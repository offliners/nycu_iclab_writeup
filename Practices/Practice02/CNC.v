==> flow/design.v <==
module CNC(
    clk,
    rst_n,
    IN_VALID,
    MODE,
    IN,
    OUT_VALID,
    OUT
);
input           clk, rst_n, IN_VALID;
input   [ 1:0]  MODE;
input   [ 7:0]  IN;
output          OUT_VALID;
output  [16:0]  OUT;
parameter s_idle = 3'd0; 
parameter s_input = 3'd1;
parameter s_add = 3'd2;
parameter s_sub = 3'd3;
parameter s_mul = 3'd4;
parameter s_output = 3'd6; 
reg        OUT_VALID;
reg [16:0] OUT;
reg [2:0] current_state, next_state;
reg [1:0] cnt;
reg [1:0] MODE_r;
reg signed  [7:0] A, B, C, D;
reg signed [16:0] E, F;
wire       [16:0] ACC_OUT;
reg signed  [8:0] ACC_A, ACC_B;
reg signed [15:0] ACC_C;
always @ (posedge clk) begin
    if(!rst_n)
        current_state <= s_idle;
    else
        current_state <= next_state;
end
always @ (*) begin
    case(current_state)
		s_idle: if(IN_VALID) next_state = s_input;
				else         next_state = s_idle;
		s_input: if(cnt==2'd2)
					 case(MODE_r)
					 2'd0: next_state = s_add;
					 2'd1: next_state = s_sub;
					 2'd2: next_state = s_mul;
					 default: next_state = s_input;
					 endcase
				 else
					 next_state = s_input;
		s_add:   if(cnt==2'd1) next_state = s_output;
				 else next_state = s_add;
		s_sub:   if(cnt==2'd1) next_state = s_output;
				 else next_state = s_sub;
		s_mul:   if(cnt==2'd3) next_state = s_output;
				 else next_state = s_mul;
		s_output: if(cnt==2'd1) next_state = s_idle;
				 else next_state = s_output; 
		default: next_state = current_state;
    endcase
end
always @ (posedge clk) begin
    if(!rst_n)
        cnt <= 2'b0;
    else
		case(current_state)
			s_idle: cnt <= 2'b0;
			s_input: if(cnt==2'd2) cnt <= 2'b0;
					 else cnt <= cnt+1'b1;
			s_add:   if(cnt==2'd1) cnt <= 2'b0;
					 else cnt <= cnt+1'b1;
			s_sub:   if(cnt==2'd1) cnt <= 2'b0;
					 else cnt <= cnt+1'b1;
			s_mul:   if(cnt==2'd3) cnt <= 2'b0;
					 else cnt <= cnt+1'b1;
			s_output: if(cnt==2'd1) cnt <= 2'b0;
					 else cnt <= cnt+1'b1;
			default: cnt <= cnt;
		endcase
end
always @ (posedge clk) begin
    if(!rst_n)
        MODE_r <= 2'b0;
    else
		case(current_state)
			s_idle: if(IN_VALID) MODE_r <= MODE;
			default: MODE_r <= MODE_r;
		endcase
end
always @ (posedge clk) begin
    if(!rst_n)
        A <= 8'b0;
    else
		case(current_state)
			s_input: if(IN_VALID) A <= B;
			default: A <= A;
		endcase
end
always @ (posedge clk) begin
    if(!rst_n)
        B <= 8'b0;
    else
		case(current_state)
			s_input: if(IN_VALID) B <= C;
			default: B <= B;
		endcase
end
always @ (posedge clk) begin
    if(!rst_n)
        C <= 8'b0;
    else
		case(current_state)
			s_input: if(IN_VALID) C <= D;
			default: C <= C;
		endcase
end
always @ (posedge clk) begin
    if(!rst_n)
        D <= 8'b0;
    else
		case(current_state)
			s_idle: if(IN_VALID) D <= IN;
			s_input: if(IN_VALID) D <= IN;
			default: D <= D;
		endcase
end
assign ACC_OUT = ACC_C + ACC_A * ACC_B;
always @ (*) begin
    case(current_state)
		s_add: if(cnt==2'b0) ACC_C = A; else ACC_C = B;
		s_sub: if(cnt==2'b0) ACC_C = A; else ACC_C = B;
		s_mul:begin 
			if(cnt==2'b0) ACC_C = 0;
		       else if(cnt==2'b1)  ACC_C = E;
               else if(cnt==2'd2)  ACC_C = 0;
               else ACC_C = F;
		end
		default: ACC_C = 8'b0;
    endcase
end
always @ (*) begin
    case(current_state)
		s_add: if(cnt==2'b0) ACC_A = C; else ACC_A = D;
		s_sub: if(cnt==2'b0) ACC_A = C; else ACC_A = D;
		s_mul: begin
			if(cnt==2'b0) ACC_A = A;
			else if(cnt==2'b1)  ACC_A = B;
            else if(cnt==2'd2)  ACC_A = A;
            else  ACC_A = B;
		end
		default: ACC_A = 8'b0;
    endcase
end
always @ (*) begin
    case(current_state)
		s_add: ACC_B = 8'b1;
		s_sub: ACC_B = -1;
		s_mul: if(cnt==2'b0) ACC_B = C;
		       else if(cnt==2'b1)  ACC_B = -D;
               else if(cnt==2'd2)  ACC_B = D;
               else ACC_B = C;
		default: ACC_B = 8'b0;
    endcase
end
always @ (posedge clk) begin
    if(!rst_n)
        E <= 17'b0;
    else
    case(current_state)
		s_add: if(cnt==2'b0) E <= ACC_OUT; else E <= E;
		s_sub: if(cnt==2'b0) E <= ACC_OUT; else E <= E;
		s_mul: begin
			if(cnt==2'd0 || cnt==2'd1) E <= ACC_OUT;  
			else E <= E;
		end
		default: E <= E;
    endcase
end
always @ (posedge clk) begin
    if(!rst_n)
        F <= 17'b0;
    else
    case(current_state)
		s_add: if(cnt==2'b1) F <= ACC_OUT; else F <= F;
		s_sub: if(cnt==2'b1) F <= ACC_OUT; else F <= F;
		s_mul: begin
			if(cnt==2'd2 || cnt==2'd3) F <= ACC_OUT;  
			else F <= F;
		end
		default: F <= F;
    endcase
end
always @ (posedge clk) begin
    if(!rst_n)
        OUT_VALID <= 1'b0;
    else
		case(current_state)
		s_output: OUT_VALID <= 1'b1;
		default: OUT_VALID <= 1'b0;
		endcase
end
always @ (posedge clk) begin
    if(!rst_n)
        OUT <= 17'b0;
    else
		case(current_state)
		s_output: if(cnt==2'b00) OUT <= E; else OUT <= F;
		default: OUT <= 17'b0;
		endcase
end
endmodule
Tool chain data of CNC
Tool output for the design above, in the order of the flow. Line numbers count from 1 in the design file above. Library cell names are shortened. Not given: n/a

Design top: CNC. Clock input: clk. Standard-cell library: sky130hd. Corner: tt_025C_1v80.

After elaboration
Source: Yosys, flattened and elaborated, memories not mapped. Widths are those after wreduce. Registers that Yosys merges into a memory's read port (data or address) are not register bits. Print and check cells do not count.

The figure for word width x clocked read ports is 0. The entry for output and inout bits reads 18. For bits in writable memories the number is 0. Under flip-flop bits (word level) stands 91. The entry for bits in read-only memories reads 0. The figure for word-level cells is 83. Under memories kept stands 0. For latch bits the number is 0. For input bits the number is 13.

The entry for bitwise gates (word level) reads 0. The entry for multiplexer cells reads 36. The figure for shifts and indexed selects is 0. Div/mod/pow operators: 0. For equality and inequality tests the number is 15. The entry for multipliers reads 1. The figure for order comparisons is 0. The entry for reductions and logical operators reads 17. For add/sub/neg operators the number is 3.

Operators by type and width (count): multiplier 9 x 9 -> 17 bit (1); 2-to-1 mux 17 bit (5); case mux 17 bit (select 2 bit) (2); 2-to-1 mux 16 bit (4); 2-to-1 mux 9 bit (7); case mux 16 bit (select 2 bit) (1); case mux 9 bit (select 3 bit) (1); case mux 9 bit (select 2 bit) (1); case mux 3 bit (select 6 bit) (1); adder 16 x 17 -> 17 bit (1); 2-to-1 mux 8 bit (2); 2-to-1 mux 3 bit (4); negator 8 -> 9 bit (1); case mux 3 bit (select 3 bit) (1); AND reduction 2 bit (4); case mux 2 bit (select 4 bit) (1); 2-to-1 mux 2 bit (4); != test 2 x 1 -> 1 bit (second input constant) (3); equality test 2 bit (second input constant) (3); equality test 3 x 2 -> 1 bit (second input constant) (2); equality test 3 bit (second input constant) (2); AND reduction 3 bit (2); nonzero test 6 bit (1); equality test 2 x 1 -> 1 bit (second input constant) (2); != test 2 bit (second input constant) (2); zero test 2 bit (2); OR reduction 2 bit (2); equality test 3 x 1 -> 1 bit (second input constant) (1).

Other operator kinds: 7; their cells: 9.

Logic depth
Depth = most cells in a row (Yosys ltp): at word level without a register or memory, in the mapped netlist without a sequential cell, where the memories' decode and read muxes count.

The figure for depth after elaboration is 9. The figure for ABC_AREA is 0. The entry for depth in mapped cells reads 27. For mapped depth without buffers the number is 25.

Mapped cells and area
The flow's flattened synthesis, as Yosys stat reports it; memories are mapped. The netlist is that of the ABC_AREA named above (0 if unset); the other value can give another one.

Cell types: dfxtp_1 (count 94, area in all 1.88E+03 um^2); fa_1 (count 75, area in all 1501.44 um^2); ha_1 (count 57, area in all 713.184 um^2); nand2_1 (count 127, area in all 476.707 um^2); inv_1 (count 123, area in all 461.693 um^2); mux2i_1 (count 43, area in all 430.413 um^2); a21oi_1 (count 78, area in all 390.374 um^2); nor2_1 (count 99, area in all 371.606 um^2); o21ai_0 (count 49, area in all 245.235 um^2); xnor2_1 (count 15, area in all 131.376 um^2); clkbuf_1 (count 29, area in all 108.854 um^2); nand3_1 (count 21, area in all 105.101 um^2); a22oi_1 (count 11, area in all 82.579 um^2); buf_2 (count 14, area in all 70.067 um^2); o22a_1 (count 8, area in all 70.067 um^2); a21o_1 (count 9, area in all 67.565 um^2); nor3b_1 (count 7, area in all 52.55 um^2); nand2b_1 (count 8, area in all 50.048 um^2).

Not listed: further types 43, cells in them 97.

For synthesis area the number is 7917.6 um^2. Flip-flops: 94. The figure for buffer cells is 49. The figure for standard cells after synthesis is 964. The entry for sequential part of the area reads 1881.8 um^2.

Path before layout
OpenSTA on the mapped netlist: ideal clock, no wires. The path of least setup slack (recovery checks aside). Input and output delay are each 20% of the period. Register names are those of the netlist, which keeps one name where synthesis merged equal registers.

Path kind: register to register. Start: reg cnt[0]. End: reg E[15]. For data required time the number is 6.707 ns. Arrival: 6.004 ns. Stages on the path: 22. Under path buffers stands 1. For launch time at the first pin the number is 0.000 ns. The entry for period reads 6.83 ns. For path delay the number is 6.127 ns. The figure for library setup time is 0.123 ns. The entry for slack reads 0.702 ns. The figure for synthesis period reached is 6.128 ns.

"path delay" is the arrival time less input delay plus setup time. "stages on the path": output pins that drive a net of the path, with the launching flip-flop's if there is one; two outputs of one cell count as two. "synthesis period reached" is the clock period less the worst setup slack; recovery checks do not enter. This is arithmetic on one report: input and output delays are still those of the set period (20% each). Between the ends stands the longest chain of elaborated cells between them, by number of cells; it is not shown to be the way that was timed. Of several equally long chains one is given. A line is the first line of the expression or statement that the cell stems from. Yosys adds cells for indexed reads and writes and turns some case tables into memories. A register here has more assigning lines than the two given.

Cell sequence: dfxtp_1 -> inv_1 -> ha_1 -> nor2b_1 -> buf_2 -> nor2_4 -> mux2i_1 -> o22ai_1 -> nand2_1 -> fa_1 -> fa_1 -> fa_1 -> fa_1 -> fa_1 -> inv_1 -> ha_1 -> a21o_1 -> a2111oi_0 -> o21ai_0 -> o22ai_1 -> xor2_1 -> o21ai_0. The figure for length of the longest elaborated chain is 9. The figure for elaborated cells on any way between the ends is 26. Classes of those cells: add/sub (1); mul (1); eq/ne (4); mux (17); reduce/logical (3).

Ends and longest elaborated chain, post-synthesis: start, declared (line 24) `reg [1:0] cnt;`; start, assigned (line 68) `else cnt <= cnt+1'b1;`; start, assigned (line 70) `else cnt <= cnt+1'b1;`; equality test 2 bit (line 147) `else if(cnt==2'd2)  ACC_A = A;`; 2-to-1 mux 9 bit (line 147); 2-to-1 mux 9 bit (line 146) `else if(cnt==2'b1) ACC_A = B;`; 2-to-1 mux 9 bit (line 145) `if(cnt==2'b0) ACC_A = A;`; case mux 9 bit (select 2 bit) (line 141) `case(current_state)`; multiplier 9 x 9 -> 17 bit (line 126) `assign ACC_OUT = ACC_C + ACC_A * ACC_B;`; adder 16 x 17 -> 17 bit (line 126); 2-to-1 mux 17 bit (line 172) `if(cnt==2'd0 || cnt==2'd1) E <= ACC_OUT;`; case mux 17 bit (select 2 bit) (line 168) `case(current_state)`; end, assigned (line 166) `E <= 17'b0;`; end, assigned (line 169) `s_add: if(cnt==2'b0) E <= ACC_OUT; else E <= E;`; end, declared (line 27) `reg signed [16:0] E, F;`.

Path in the finished layout
Path of least setup slack in the final report of run 1 (OpenROAD, finished layout, wires in). Where an end is a register, its clock arrival counts in the times.

Path kind: register to register. Start: reg D[0]. End: reg F[14]. The figure for library setup time is 0.12 ns. Arrival: 6.49 ns. The entry for period reads 6.48 ns. For data required time the number is 6.72 ns. For launch time at the first pin the number is 0.35 ns. Stages on the path: 23. The entry for slack reads 0.24 ns. Under path buffers stands 1.

Between the ends stands the longest chain of elaborated cells between them, by number of cells; it is not shown to be the way that was timed. Of several equally long chains one is given. A register here has more assigning lines than the two given.

Cell sequence: dfxtp_1 -> buf_4 -> or4_4 -> o211ai_1 -> o21ai_0 -> a21oi_1 -> nor2_2 -> or2_1 -> fa_1 -> inv_1 -> ha_1 -> inv_1 -> fa_1 -> inv_1 -> fa_1 -> fa_1 -> ha_1 -> and3_1 -> a221oi_2 -> and3_1 -> o21ai_0 -> xnor2_1 -> o21ai_0. The figure for length of the longest elaborated chain is 8. The figure for elaborated cells on any way between the ends is 12. Classes of those cells: add/sub (2); mul (1); mux (9).

Ends and longest elaborated chain, post-layout: start, declared (line 26) `reg signed  [7:0] A, B, C, D;`; start, assigned (line 118) `D <= 8'b0;`; start, assigned (line 121) `s_idle: if(IN_VALID) D <= IN;`; negator 8 -> 9 bit (line 158) `else if(cnt==2'b1) ACC_B = -D;`; 2-to-1 mux 9 bit (line 158); 2-to-1 mux 9 bit (line 157) `s_mul: if(cnt==2'b0) ACC_B = C;`; case mux 9 bit (select 3 bit) (line 154) `case(current_state)`; multiplier 9 x 9 -> 17 bit (line 126) `assign ACC_OUT = ACC_C + ACC_A * ACC_B;`; adder 16 x 17 -> 17 bit (line 126); 2-to-1 mux 17 bit (line 186) `if(cnt==2'd2 || cnt==2'd3) F <= ACC_OUT;`; case mux 17 bit (select 2 bit) (line 182) `case(current_state)`; end, assigned (line 180) `F <= 17'b0;`; end, assigned (line 183) `s_add: if(cnt==2'b1) F <= ACC_OUT; else F <= F;`; end, declared (line 27) `reg signed [16:0] E, F;`.

Lab notebook: CNC

Design CNC on sky130hd. What follows are 2 stored runs of the flow, each under its own settings; their order means nothing. The constraints put input and output delay at 20% of the set period each and load the outputs with 0.01 pF. "achieved clock period" = clock period - worst setup slack. The figure is calculated, with input and output delays left at 20% of the set period. "worst path time" means the part of the period allowed to the worst setup path (the constraints hold back 20% at inputs and 20% at outputs) less its slack; where the path has registers, the arrival times of their clocks count too. "power consumption" is the tool's figure for a default switching activity; nothing was simulated.

Files of run 1:
==> flow/run.sh <==
#!/bin/bash
# the make line also repeats the synthesis and layout settings of config.mk as NAME=value (left out here)
make -C /OpenROAD-flow-scripts/flow DESIGN_CONFIG=/design/flow/config.mk WORK_HOME=/design/flow/orfs CLKGATE_MAP_FILE= finish
==> flow/config.mk <==
export PLATFORM = sky130hd
export DESIGN_NAME = CNC
export DESIGN_NICKNAME = CNC
export VERILOG_FILES = /design/flow/design.v
export SDC_FILE = /design/flow/constraint.sdc
export NUM_CORES = 4
export LEC_CHECK = 0
export CAP_MARGIN = 20
export CELL_PAD_IN_SITES_GLOBAL_PLACEMENT = 0
export CORE_MARGIN = 2
export CORE_UTILIZATION = 52
export GPL_ROUTABILITY_DRIVEN = 0
export HOLD_SLACK_MARGIN = 0.11
export MAX_ROUTING_LAYER = met5
export MIN_ROUTING_LAYER = met1
export SETUP_SLACK_MARGIN = -0.07
export SLEW_MARGIN = 20
export TNS_END_PERCENT = 40
==> flow/constraint.sdc <==
create_clock -name core_clock -period 6.48 [get_ports {clk}]
set_input_delay 1.2960 -clock core_clock [delete_from_list [all_inputs] [get_ports {clk}]]
set_output_delay 1.2960 -clock core_clock [all_outputs]
set_load 0.01 [all_outputs]

Results of run 1. The setup TNS comes to 0.000 ns. The measured std-cell area (final layout) is 9,096.2 um^2. The achieved clock period comes to 6.243 ns. The measured chip area in the Yosys report is 7,917.6 um^2. The measured utilization after layout is 60.5 %. The measured lowest setup slack is 0.237 ns. For the worst path time the run shows 6.24 ns. Worst setup path type: register to register. The measured total die area is 16,229.5 um^2. The power consumption is 1.267 mW. The lowest hold slack reads 0.472 ns.

Files of run 2:
==> flow/run.sh <==
#!/bin/bash
# the make line also repeats the synthesis and layout settings of config.mk as NAME=value (left out here)
make -C /OpenROAD-flow-scripts/flow DESIGN_CONFIG=/design/flow/config.mk WORK_HOME=/design/flow/orfs CLKGATE_MAP_FILE= finish
==> flow/config.mk <==
export PLATFORM = sky130hd
export DESIGN_NAME = CNC
export DESIGN_NICKNAME = CNC
export VERILOG_FILES = /design/flow/design.v
export SDC_FILE = /design/flow/constraint.sdc
export NUM_CORES = 4
export LEC_CHECK = 0
export ABC_AREA = 1
export CAP_MARGIN = 20
export CELL_PAD_IN_SITES_DETAIL_PLACEMENT = 2
export CORE_MARGIN = 2
export CORE_UTILIZATION = 53
export PLACE_DENSITY_LB_ADDON = 0.18
export SETUP_SLACK_MARGIN = 0.44
export SLEW_MARGIN = 20
export TNS_END_PERCENT = 20
==> flow/constraint.sdc <==
create_clock -name core_clock -period 5.08 [get_ports {clk}]
set_input_delay 1.0160 -clock core_clock [delete_from_list [all_inputs] [get_ports {clk}]]
set_output_delay 1.0160 -clock core_clock [all_outputs]
set_load 0.01 [all_outputs]

Outcome of run 2: no final report: placement broke off with DPL-0033.
